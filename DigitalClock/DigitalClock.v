==> flow/design.v <==
`timescale 1ns / 1ps
module ClockDivider(
    input clk,                                           
    input reset,                                         
    input [31:0] divide_by,                              
    output reg pulse_out                                 
);
    reg [31:0] count = 0;
    always @(posedge clk or posedge reset) begin
        if (reset) begin
            count <= 0;                                  
            pulse_out <= 0;                              
        end else if (count == divide_by) begin
            count <= 0;                                  
            pulse_out <= 1;                              
        end else begin
            count <= count + 1;                          
            pulse_out <= 0;                              
        end
    end
endmodule
`timescale 1ns / 1ps
module DigitalClock(
    input clk,                                           
    input reset,                                         
    input [31:0] clock_frequency,                        
    output reg [3:0] sec_ones,                           
    output reg [3:0] sec_tens,                           
    output reg [3:0] min_ones,                           
    output reg [3:0] min_tens,                           
    output reg [3:0] hour_ones,                          
    output reg [3:0] hour_tens                           
);
    parameter MAX_SECONDS = 59;                          
    parameter MAX_MINUTES = 59;                          
    parameter MAX_HOURS = 23;                            
    reg [31:0] clk_count = 0;                            
    reg [31:0] one_sec_count = 0;                        
    reg [5:0] seconds = 0;                               
    reg [5:0] minutes = 0;                               
    reg [4:0] hours = 0;                                 
    wire one_sec_pulse;
    ClockDivider clk_divider (
        .clk(clk),
        .reset(reset),
        .divide_by(clock_frequency - 1),
        .pulse_out(one_sec_pulse)                       
    );
    always @(posedge reset or posedge clk) begin
        if (reset) begin
            one_sec_count <= clock_frequency - 1;
        end
    end
    always @(posedge clk or posedge reset) begin
        if (reset) begin
            seconds <= 0;
            minutes <= 0;
            hours <= 0;
        end else if (one_sec_pulse) begin
            if (seconds == MAX_SECONDS) begin
                seconds <= 0;
                if (minutes == MAX_MINUTES) begin
                    minutes <= 0;
                    if (hours == MAX_HOURS) begin
                        hours <= 0;
                    end else begin
                        hours <= hours + 1;
                    end
                end else begin
                    minutes <= minutes + 1;
                end
            end else begin
                seconds <= seconds + 1;
            end
        end
    end
    always @(*) begin
        sec_ones = seconds % 10;                         
        sec_tens = seconds / 10;                         
        min_ones = minutes % 10;                         
        min_tens = minutes / 10;                         
        hour_ones = hours % 10;                          
        hour_tens = hours / 10;                          
    end
endmodule
# --- Tool chain data of DigitalClock ---
# The steps from the RTL of DigitalClock to its reports follow in flow order.
# Lines are those of the file above, counted from 1.
# Operators carry their Yosys type and port widths (W data, S select, Z words).
# Library cell names are shortened.
setup:
  design: "DigitalClock"
  clock: "clk"
  library: "sky130hd"
  corner: "tt_025C_1v80"

# --- Elaborated design ---
# Counts by Yosys on the flattened word-level netlist (proc, flatten, opt, wreduce; memories kept). Register bits leave out memories and registers merged into their read ports (data or address); mux counts leave out enables and synchronous resets folded into registers. Print and check cells are left out. Cells with the same type and inputs are merged into one.
word_totals:
  mem_bits_rw: 0
  output_inout_bits: 24
  inputBits: 34
  word_cells: 27
  reg_bits: 50
  mem_bits_ro: 0
  memories: 0
  latchBits: 0
  clocked_rd_ports_x_width: 0
op_classes:
  compare: 0
  n_shift: 0
  add_sub_neg: 5
  n_mux: 5
  n_reduce_logical: 2
  n_logic: 0
  eq_ne: 4
  div: 6
  mul: 0
op_table:
  columns: ["op", "count"]
  rows:
  - ["$div A6 B4 Y32 const B", 2]
  - ["$mod A6 B4 Y32 const B", 2]
  - ["$div A5 B4 Y32 const B", 1]
  - ["$mod A5 B4 Y32 const B", 1]
  - ["$add A32 B1 Y32 const B", 1]
  - ["$sub A32 B1 Y32 const B", 1]
  - ["$eq A32 B32 Y1", 1]
  - ["$mux W32", 1]
  - ["$add A6 B1 Y6 const B", 2]
  - ["$eq A6 B6 Y1 const B", 2]
  - ["$mux W6", 2]
  - ["$add A5 B1 Y5 const B", 1]
  - ["$eq A5 B5 Y1 const B", 1]
  - ["$mux W5", 1]
  - ["$reduce_and A3 Y1", 1]
  - ["$reduce_and A2 Y1", 1]
  - ["$mux W1", 1]

# --- Depth ---
# Yosys ltp: most cells in a row. Word level: on the elaborated netlist, between registers, memories and ports. Mapped: between sequential cells and ports; inverters and the memories' decode and read muxes count.
depth:
  depth_word: 3
  abc_area: 0
  ltp_mapped: 15
  ltp_nobuf: 14

# --- Mapped cells and area ---
# Yosys stat after the flow's synthesis: flattened, memories mapped to cells. It holds for the ABC_AREA given above (unset counts as 0); a run with the other value may have another netlist.
# Totals and module areas in this step are rounded.
synth_totals:
  seqArea_um2: 1250
  buffers: 33
  cell_count: 558
  ffs: 50
  yosys_area_um2: 4690
by_type:
  columns: ["cell_type", "count", "type_area_um2"]
  rows:
  - ["dfrtp_1", 50, 1251.2]
  - ["xnor2_1", 51, 446.678]
  - ["a21oi_2", 31, 271.51]
  - ["ha_1", 20, 250.24]
  - ["xor2_1", 28, 245.235]
  - ["nand2_1", 43, 161.405]
  - ["nor2_1", 39, 146.39]
  - ["nand3_1", 26, 130.125]
  - ["o21ai_0", 24, 120.115]
  - ["nand4_1", 16, 100.096]
  - ["inv_1", 26, 97.594]
  - ["nor4_1", 14, 87.584]
  - ["nor3_1", 17, 85.082]
  - ["a21oi_1", 15, 75.072]
  - ["buf_4", 10, 75.072]
  - ["buf_6", 6, 67.565]
  - ["mux2i_1", 6, 60.058]
  - ["nand2b_1", 9, 56.304]
# Not listed: further types 51, cells in them 127.
# By module: a second synthesis without flattening, with its own total; a netlist apart from the flattened one above.
unflattened:
  cells_unflattened: 524
  area_unflattened_um2: 4360
# Each row is one instance without its submodules.
by_module:
  columns: ["module", "n_cells", "mod_area_um2", "instances", "mod_seq_area_um2"]
  rows:
  - ["DigitalClock", 308, 2320, 1, 425]
  - ["ClockDivider", 216, 2040, 1, 826]

# --- Path before layout ---
# Source: OpenSTA report_checks on the synthesized netlist (no wires, ideal clock, input and output delay 20% of the period each), path of least setup slack; recovery checks are left aside. Register names are those of the netlist, which keeps one name where synthesis merged equal registers.
synth_timing:
  path_type: "reg2out"
  start: "register seconds[3]"
  end: "output sec_ones[3]"
  required_time_ns: 2.880
  arrival_ns: 2.621
  output_delay_ns: 0.720
  path_delay_ns: 2.621
  setup_slack_ns: 0.259
  path_buffers: 1
  launch_ns: 0.000
  period_ns: 3.6
  path_stages: 15
  synth_period_reached_ns: 3.341
# "path_delay_ns" is the arrival time less input delay plus setup time.
# At an output port there is no setup time.
# "path_stages": output pins that drive a net of the path, with the launching flip-flop's if there is one; two outputs of one cell count as two.
# "synth_period_reached_ns" is the clock period less the worst setup slack; recovery checks do not enter. This is arithmetic on one report: input and output delays are still those of the set period (20% each).
# The rows between start and end are the longest chain of elaborated cells between them; the timing report does not say that the signal goes this way. Where chains are equally long, one stands for them.
# Each line given opens the expression or statement behind the cell; cells for indexed reads and writes are added by Yosys, which also makes memories of some case tables.
# A register here has more assigning lines than the two given.
synth_between:
  path_cell_list: "dfrtp_1 clkbuf_1 inv_1 ha_1 inv_1 ha_1 o31ai_1 and2_1 inv_1 xnor2_1 ha_1 a21oi_1 mux2i_1 o22ai_1 mux2_2"
  elab_chain_len: 1
  cone_cells: 1
  cone_lines: 1
  cone_classes: "div: 1"
synth_lines:
  columns: ["item", "line_no", "text"]
  rows:
  - ["start: declaration", 39, "reg [5:0] seconds = 0;"]
  - ["start: assignment", 56, "seconds <= 0;"]
  - ["start: assignment", 73, "seconds <= seconds + 1;"]
  - ["$mod A6 B4 Y32", 78, "sec_ones = seconds % 10;"]
  - ["end: declaration", 27, "output reg [3:0] sec_ones,"]
# Some nets on the timed path still bear RTL names; the line given drives or declares the net.
synth_nets:
  columns: ["signal", "line_no", "text"]
  rows:
  - ["sec_tens[1]", 79, "sec_tens = seconds / 10;"]

# --- Path in the finished layout ---
# From the final timing report of run 1: the path of least setup slack in the routed layout; clock arrival at registers is part of the times.
layout_timing:
  path_type: "reg2out"
  start: "register seconds[4]"
  end: "output sec_ones[3]"
  arrival_ns: 2.61
  path_stages: 15
  period_ns: 3.18
  setup_slack_ns: -0.06
  path_buffers: 1
  launch_ns: 0.29
  required_time_ns: 2.54
  output_delay_ns: 0.64
# The rows between start and end are the longest chain of elaborated cells between them; the timing report does not say that the signal goes this way. Where chains are equally long, one stands for them.
# A register here has more assigning lines than the two given.
layout_between:
  path_cell_list: "dfrtp_1 inv_2 ha_4 inv_2 ha_4 o31ai_4 and2_4 inv_4 xnor2_4 ha_4 a21oi_2 mux2i_1 o22ai_1 mux2_4 buf_6"
  elab_chain_len: 1
  cone_cells: 1
  cone_lines: 1
  cone_classes: "div: 1"
layout_lines:
  columns: ["item", "line_no", "text"]
  rows:
  - ["start: declaration", 39, "reg [5:0] seconds = 0;"]
  - ["start: assignment", 56, "seconds <= 0;"]
  - ["start: assignment", 73, "seconds <= seconds + 1;"]
  - ["$mod A6 B4 Y32", 78, "sec_ones = seconds % 10;"]
  - ["end: declaration", 27, "output reg [3:0] sec_ones,"]

Memo
Re: implementation data of DigitalClock

Design DigitalClock on sky130hd. What follows are 2 stored runs of the flow, each under its own settings; their order means nothing. The constraints put input and output delay at 20% of the set period each and load the outputs with 0.01 pF.
"achieved_period_ns" = clock period - worst setup slack. The figure is calculated, with input and output delays left at 20% of the set period.
"worst_path_ns" is the time allowed to the run's worst setup path (the clock period less input and output delay, where it has them) less its slack. Clock arrival times count: a late capture clock shortens it, a late launch clock lengthens it.
"design_power_uw": no workload was simulated; the value follows from the tool's default switching activity.
The measured numbers are rounded.

--- run 1 ---
==> flow/run.sh <==
#!/bin/bash
# the make line also repeats the synthesis and layout settings of config.mk as NAME=value (left out here)
make -C /OpenROAD-flow-scripts/flow DESIGN_CONFIG=/design/flow/config.mk WORK_HOME=/design/flow/orfs CLKGATE_MAP_FILE= finish
==> flow/config.mk <==
export PLATFORM = sky130hd
export DESIGN_NAME = DigitalClock
export DESIGN_NICKNAME = DigitalClock
export VERILOG_FILES = /design/flow/design.v
export SDC_FILE = /design/flow/constraint.sdc
export NUM_CORES = 4
export LEC_CHECK = 0
export ABC_AREA = 0
export CAP_MARGIN = 20
export CORE_MARGIN = 2
export CORE_UTILIZATION = 35
export GPL_TIMING_DRIVEN = 1
export MAX_ROUTING_LAYER = met4
export PLACE_DENSITY_LB_ADDON = 0.08
export SETUP_SLACK_MARGIN = 0.03
export SLEW_MARGIN = 20
export TNS_END_PERCENT = 90
==> flow/constraint.sdc <==
create_clock -name core_clock -period 3.18 [get_ports {clk}]
set_input_delay 0.6360 -clock core_clock [delete_from_list [all_inputs] [get_ports {clk}]]
set_output_delay 0.6360 -clock core_clock [all_outputs]
set_load 0.01 [all_outputs]

==> results, as YAML <==
results:
  setup_ws_ns: -0.061
  worst_path_ns: 2.61
  worst_setup_path_type: "reg2out"
  yosys_chip_area_um2: 4690
  achieved_period_ns: 3.241
  stdcell_area_um2: 6540
  timing.hold.ws_ns: 0.498
  post_route_util_pct: 49.6
  die_footprint_um2: 14400
  final_setup_tns_ns: -0.061
  design_power_uw: 1380

--- run 2 ---
==> flow/run.sh <==
#!/bin/bash
# the make line also repeats the synthesis and layout settings of config.mk as NAME=value (left out here)
make -C /OpenROAD-flow-scripts/flow DESIGN_CONFIG=/design/flow/config.mk WORK_HOME=/design/flow/orfs CLKGATE_MAP_FILE= finish
==> flow/config.mk <==
export PLATFORM = sky130hd
export DESIGN_NAME = DigitalClock
export DESIGN_NICKNAME = DigitalClock
export VERILOG_FILES = /design/flow/design.v
export SDC_FILE = /design/flow/constraint.sdc
export NUM_CORES = 4
export LEC_CHECK = 0
export CAP_MARGIN = 20
export CELL_PAD_IN_SITES_DETAIL_PLACEMENT = 1
export CORE_ASPECT_RATIO = 1.14
export CORE_MARGIN = 10
export CORE_UTILIZATION = 67
export CTS_CLUSTER_SIZE = 95
export GPL_TIMING_DRIVEN = 0
export MAX_ROUTING_LAYER = met4
export MIN_ROUTING_LAYER = met2
export PLACE_DENSITY = 0.63
export SLEW_MARGIN = 20
==> flow/constraint.sdc <==
create_clock -name core_clock -period 2.93 [get_ports {clk}]
set_input_delay 0.5860 -clock core_clock [delete_from_list [all_inputs] [get_ports {clk}]]
set_output_delay 0.5860 -clock core_clock [all_outputs]
set_load 0.01 [all_outputs]

==> results, as YAML <==
outcome: "unfinished; error DPL-0033 in placement"
